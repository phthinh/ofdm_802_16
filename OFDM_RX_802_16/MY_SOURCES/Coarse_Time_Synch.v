==> flow/design.v <==
`timescale 1ns / 1ps
module Coarse_Time_Synch(
   input clk, rst, cyc_i,
	input ena,
	input [22:0] P_Metric_mag,			 
	input [22:0] R_Metric,				 
	output reg	 Freoff_Est_Comp_ena
    );
reg frm_dec;
wire [22:0] R_Metric_thr = R_Metric >>1;
reg [3:0] smooth_cnt;
wire frm_dec_cmp = (P_Metric_mag > R_Metric_thr) & (|R_Metric_thr[22:8]);
always @(posedge clk) begin
	if(rst)	smooth_cnt <= 4'd0;
	else if (ena) begin
		if (frm_dec_cmp & (~(smooth_cnt == 4'b1111))) smooth_cnt <= smooth_cnt + 1'b1;
		end
	else 		smooth_cnt <= 4'd0;
end
always @(posedge clk) begin
	if(rst)									frm_dec <= 1'b0;
	else if (smooth_cnt == 4'b1111)	frm_dec <= 1'b1;
	else if (~cyc_i) 						frm_dec <= 1'b0;
end
wire plat_dec;
wire signed [16:0] P_diff;
wire 			[15:0] P_in;		 
wire 			[15:0] P_d64;
assign	P_in = P_Metric_mag[22:7];
Delay2n #(.WIDTH(16), .D(64), .B(6)) P_delay64(
	.clk(clk), 
	.rst(rst), 
	.ena(frm_dec),
	.dat_in(P_in),	
	.dat_out(P_d64)
	);
assign P_diff = $signed({1'b0,P_in}) - $signed({1'b0,P_d64});
reg signed [16:0] ins_max; 					 
reg signed [18:0] grp_max, P_diff_acc; 	 
reg [1:0] grp_cnt;
reg [2:0] ins_cnt;
always@ (posedge clk)begin
	if(rst) 		  		grp_cnt <= 3'b000;
	else if (~cyc_i) 	grp_cnt <= 3'b000;
	else if (frm_dec) 		grp_cnt <= grp_cnt + 1'b1;
end
always@ (posedge clk)begin
	if(rst) 		  						P_diff_acc <= 19'd0;
	else if (grp_cnt == 2'b00) 	P_diff_acc <= {{2{P_diff[16]}},P_diff};
	else if (frm_dec) 				P_diff_acc <= P_diff_acc + {{2{P_diff[16]}},P_diff};
end
wire grp_cmp = (grp_max < P_diff_acc) & (grp_cnt == 2'b00);
always@ (posedge clk)begin
	if(rst) 		  			grp_max <= 19'd0;
	else if (~cyc_i) 		grp_max <= 19'd0;
	else if (grp_cmp) 	grp_max <= P_diff_acc;
end
reg grp_cmp_lat;
always@ (posedge clk)begin
	if(rst) 		  						grp_cmp_lat <= 1'b0;
	else if (grp_cnt == 2'b00) 	grp_cmp_lat <= (grp_max < P_diff_acc);
end
wire ins_cmp = (ins_max < P_diff);
always@ (posedge clk)begin
	if(rst) 		  			ins_max <= 20'd0;
	else if (~cyc_i) 		ins_max <= 20'd0;
	else if (ins_cmp) 	ins_max <= P_diff;
end
always@ (posedge clk)begin
	if(rst) 		  		ins_cnt <= 3'b000;
	else if (~cyc_i) 	ins_cnt <= 3'b000;
	else if (ins_cmp) ins_cnt <= 3'b000;
	else if (frm_dec) ins_cnt <= ins_cnt + 1'b1;
end
assign plat_dec = (~grp_cmp_lat)	& (ins_cnt == 3'b111);
always@ (posedge clk)begin
	if(rst) 		  			Freoff_Est_Comp_ena <= 1'b0;
	else if (~cyc_i) 		Freoff_Est_Comp_ena <= 1'b0;
	else if (plat_dec) 	Freoff_Est_Comp_ena <= 1'b1;
end
endmodule
`timescale 1ns / 1ps
module Delay2n #(parameter WIDTH = 32, D = 64, B = 6)(
	input  clk, rst, ena,
	input  [WIDTH-1:0] dat_in,	
	output [WIDTH-1:0] dat_out
);
reg [WIDTH-1:0] dat_ram [D-1:0];
reg [B-1:0]  adr_cnt;
reg 			 dat_val;
assign 	  dat_out  = (dat_val)? dat_ram[adr_cnt]: {WIDTH{1'b0}};
always@ (posedge clk)begin
	if(rst) begin
			adr_cnt <= 0;
		end
	else if (ena) begin
			dat_ram[adr_cnt]	<= dat_in;
			adr_cnt 				<= adr_cnt +1'b1;
		end		
end
always@ (posedge clk)begin
	if(rst) 								dat_val <= 1'b0;
	else if (adr_cnt == {B{1'b1}}) dat_val <= 1'b1;
end
endmodule
Tool chain data of Coarse_Time_Synch
What the tools print for Coarse_Time_Synch, step after step.
Lines are those of the file above, counted from 1.
Operators carry their Yosys type and port widths (W data, S select, Z words).
Cell names lack the library's common part.
Not given: --

inputs
  top module = Coarse_Time_Synch
  clock port = clk
  library = sky130hd
  timing corner = tt_025C_1v80

Elaborated design
Yosys after proc, flatten, opt, wreduce and memory -nomap, before mapping. Print and check cells are not counted. Equal cells are merged and count once.
Yosys's memory passes give these memory sizes; they may raise the number of words (mostly to a power of two), join words into wider ones and drop unused or constant bits.

cells by class
  $add $sub $neg = 6
  mux-type cells = 13
  reductions and logical operators = 6
  bitwise operators = 8
  order comparisons = 3
  eq/ne operators = 4

operator list
  cell                   number
  $mux W16               3
  $mux W19               2
  $mux W6                4
  $gt A23 B22 Y1         1
  $add A19 B19 Y19       1
  $lt A19 B19 Y1         1
  $sub A16 B16 Y17       1
  $lt A17 B17 Y1         1
  $reduce_or A14 Y1      1
  $add A6 B1 Y6 const B  1
  $eq A6 B6 Y1 const B   1
  $and A1 B1 Y1          4
  $not A1 Y1             4
  $reduce_or A2 Y1       2
  $add A4 B1 Y4 const B  1
  $eq A4 B4 Y1 const B   1
  $mux W1                4
  $add A3 B1 Y3 const B  1
  $eq A3 B3 Y1 const B   1
  $reduce_or A3 Y1       1
  $add A2 B1 Y2 const B  1
  $ne A2 B1 Y1 const B   1
  $logic_not A2 Y1       1
  $reduce_bool A2 Y1     1

word-level totals
  output and inout bits = 1
  memories kept = 1
  cells after elaboration = 52
  word width x clocked read ports = 16
  input port bits = 50
  bits in writable memories = 1024
  flip-flop bits (word level) = 74

memory list
  memory             depth  bits a word  rd ports  wr ports  RTL line  text
  P_delay64.dat_ram  64     16           1         1         88        reg [WIDTH-1:0] dat_ram [D-1:0];

Depth
Longest topological path by Yosys (ltp), each cell counted once; first at word level (registers and memories cut), then after technology mapping (sequential cells cut; the memories' decode and read muxes count).

logic depth
  word-level depth = 5
  ABC_AREA = 1
  gate-level depth with buffers = 36
  depth with buffers taken out = 31

Synthesis result
Source: synth_stat.txt of the flow (Yosys; design flattened, memories mapped). It holds for the ABC_AREA given above (unset counts as 0); a run with the other value may have another netlist.

mapped netlist
  mapped flip-flops = 1104
  cell area after synthesis = 46388.2 µm²
  standard cells after synthesis = 3831
  area of sequential cells = 32351.0 µm²

cell types
  type      number  total area (µm²)
  edfxtp_1  1024    3.07E+04
  o21ai_0   606     3.03E+03
  nor2_1    699     2.62E+03
  o221ai_1  187     1.64E+03
  dfxtp_1   80      1.6E+03
  ha_1      93      1.16E+03
  nand3_1   159     795.763
  clkbuf_1  201     754.474
  nand2_1   193     724.445
  inv_1     174     653.126
  o22ai_1   78      487.968
  a21oi_1   96      480.461
  a31oi_1   24      150.144
  o311ai_0  17      148.893
  buf_2     28      140.134
  nand4_1   22      137.632
  o211ai_1  17      127.622
  xor2_1    11      96.342

Not listed: further types 30, cells in them 122.

Timing after synthesis
Source: OpenSTA report_checks on the synthesized netlist (no wires, ideal clock, input and output delay 20% of the period each), path of least setup slack; recovery checks are left aside. Register names are those of the netlist, which keeps one name where synthesis merged equal registers.

timing path after synthesis
  kind = flip-flop to flip-flop
  from = reg (no name shown)
  to = reg P_diff_acc[18]
  slack = 2.215 ns
  launch time at the first pin = 0.000 ns
  data arrival time = 4.580 ns
  driving pins on the path = 31
  path buffers = 4
  clock period = 6.91 ns
  path delay = 4.695 ns
  synthesis period reached = 4.695 ns

"path delay" = arrival - input delay + setup time.
"driving pins on the path" counts driving pins, that of a launching flip-flop among them; a cell with two outputs on the path counts twice.
"synthesis period reached" is the clock period less the worst setup slack; recovery checks do not enter. This is arithmetic on one report: input and output delays are still those of the set period (20% each).
A register here has more assigning lines than the two given.

on the way, after synthesis
  cells stage by stage = dfxtp_1 > buf_2 > buf_2 > buf_2 > clkbuf_1 > nor2_1 > o22ai_1 > nor2_1 > o311ai_0 > nand3_1 > a21oi_1 > ha_1 > inv_1 > fa_1 > nand3_1 > nand3_1 > nand2_1 > nand2_1 > a21oi_1 > o21ai_0 > xor2_1 > inv_1 > ha_1 > nand4_1 > nor3_1 > nand4_1 > nand3_1 > o21ai_0 > xor2_1 > o21ai_0 > inv_1

RTL lines, path after synthesis
  element      RTL line  text
  to (assign)  49        else if (grp_cnt == 2'b00) P_diff_acc <= {{2{P_diff[16]}},P_diff};
  to (assign)  50        else if (frm_dec) P_diff_acc <= P_diff_acc + {{2{P_diff[16]}},P_diff};
  to (decl)    39        reg signed [18:0] grp_max, P_diff_acc;

No chain of elaborated cells between the ends is given.
Nets of the timed path that keep an RTL name, with a line that drives or declares them; the list need not be complete.

nets with RTL names, path after synthesis
  signal      RTL line  text
  P_diff[14]  37        assign P_diff = $signed({1'b0,P_in}) - $signed({1'b0,P_d64});

Timing after layout
Path of least setup slack in the final report of run A (OpenROAD, finished layout, wires in). Where an end is a register, its clock arrival counts in the times.

timing path after layout
  kind = flip-flop to flip-flop
  from = reg (no name shown)
  to = reg ins_max[13]
  data arrival time = 6.61 ns
  launch time at the first pin = 0.68 ns
  driving pins on the path = 33
  slack = -0.18 ns
  path buffers = 4
  clock period = 5.81 ns

A register here has more assigning lines than the two given.

on the way, after layout
  cells stage by stage = dfxtp_4 > inv_8 > buf_12 > o21ai_0 > o221ai_1 > a31oi_1 > o21ai_0 > and3_1 > o21ai_0 > buf_4 > ha_1 > nand2_1 > nand2_1 > a21oi_1 > nand3_1 > nand2_1 > nand2_1 > a21oi_1 > o21ai_0 > xor2_1 > buf_4 > buf_4 > ha_1 > inv_1 > nor2_1 > nand2_1 > nor2_4 > nand4_2 > nand3_2 > nand2_2 > nand2_1 > nor2_1 > nor2_1

RTL lines, path after layout
  element      RTL line  text
  to (assign)  65        if(rst) ins_max <= 20'd0;
  to (assign)  67        else if (ins_cmp) ins_max <= P_diff;
  to (decl)    38        reg signed [16:0] ins_max;

No chain of elaborated cells between the ends is given.

==> runs of Coarse_Time_Synch <==
Record of 2 stored runs of the RTL-to-layout flow on Coarse_Time_Synch, platform sky130hd. The runs are unordered. Constraints: input delay and output delay 20% of the set period each, output load 0.01 pF.
By "achieved clock period (ns)" is meant the clock period of the run minus its worst setup slack. This is arithmetic on one report: input and output delays are still those of the set period (20% each).
"worst setup path time (ns)" means the part of the period allowed to the worst setup path (the constraints hold back 20% at inputs and 20% at outputs) less its slack; where the path has registers, the arrival times of their clocks count too.
By "finish__power__total" is meant OpenSTA's value without simulated activity: inputs other than the clock are taken to toggle once in ten clock periods, and the tool carries that through the logic.

settings of run A
{
  "period_ns": 5.81,
  "CORE_UTILIZATION": 47,
  "SETUP_SLACK_MARGIN": -0.53,
  "PLACE_DENSITY": 0.62,
  "CORE_ASPECT_RATIO": 0.88,
  "CORE_MARGIN": 7,
  "ABC_AREA": 1,
  "GPL_ROUTABILITY_DRIVEN": 1,
  "CTS_CLUSTER_SIZE": 20,
  "CAP_MARGIN": 20,
  "SLEW_MARGIN": 20
}
report of run A
yosys chip area after synthesis (um^2): 46388.2
finish__design__die__area: 107709.0
finish__design__instance__area__stdcell: 53887.9
finish__design__instance__utilization: 0.5537
finish__timing__setup__ws: -0.179
finish__timing__setup__tns: -2.935
finish__timing__hold__ws: 0.451
finish__power__total: 1.649e-02
achieved clock period (ns): 5.989
worst setup path time (ns): 5.99
worst setup path kind: flip-flop to flip-flop

settings of run B
{
  "period_ns": 7.69,
  "CORE_UTILIZATION": 62,
  "CAP_MARGIN": 20,
  "CORE_MARGIN": 2,
  "SLEW_MARGIN": 20
}
report of run B
yosys chip area after synthesis (um^2): 45267.2
finish__design__die__area: 75188.4
finish__design__instance__area__stdcell: 51266.7
finish__design__instance__utilization: 0.7063
finish__timing__setup__ws: 0.632
finish__timing__setup__tns: 0.000
finish__timing__hold__ws: 0.466
finish__power__total: 1.232e-02
achieved clock period (ns): 7.058
worst setup path time (ns): 7.06
worst setup path kind: flip-flop to flip-flop
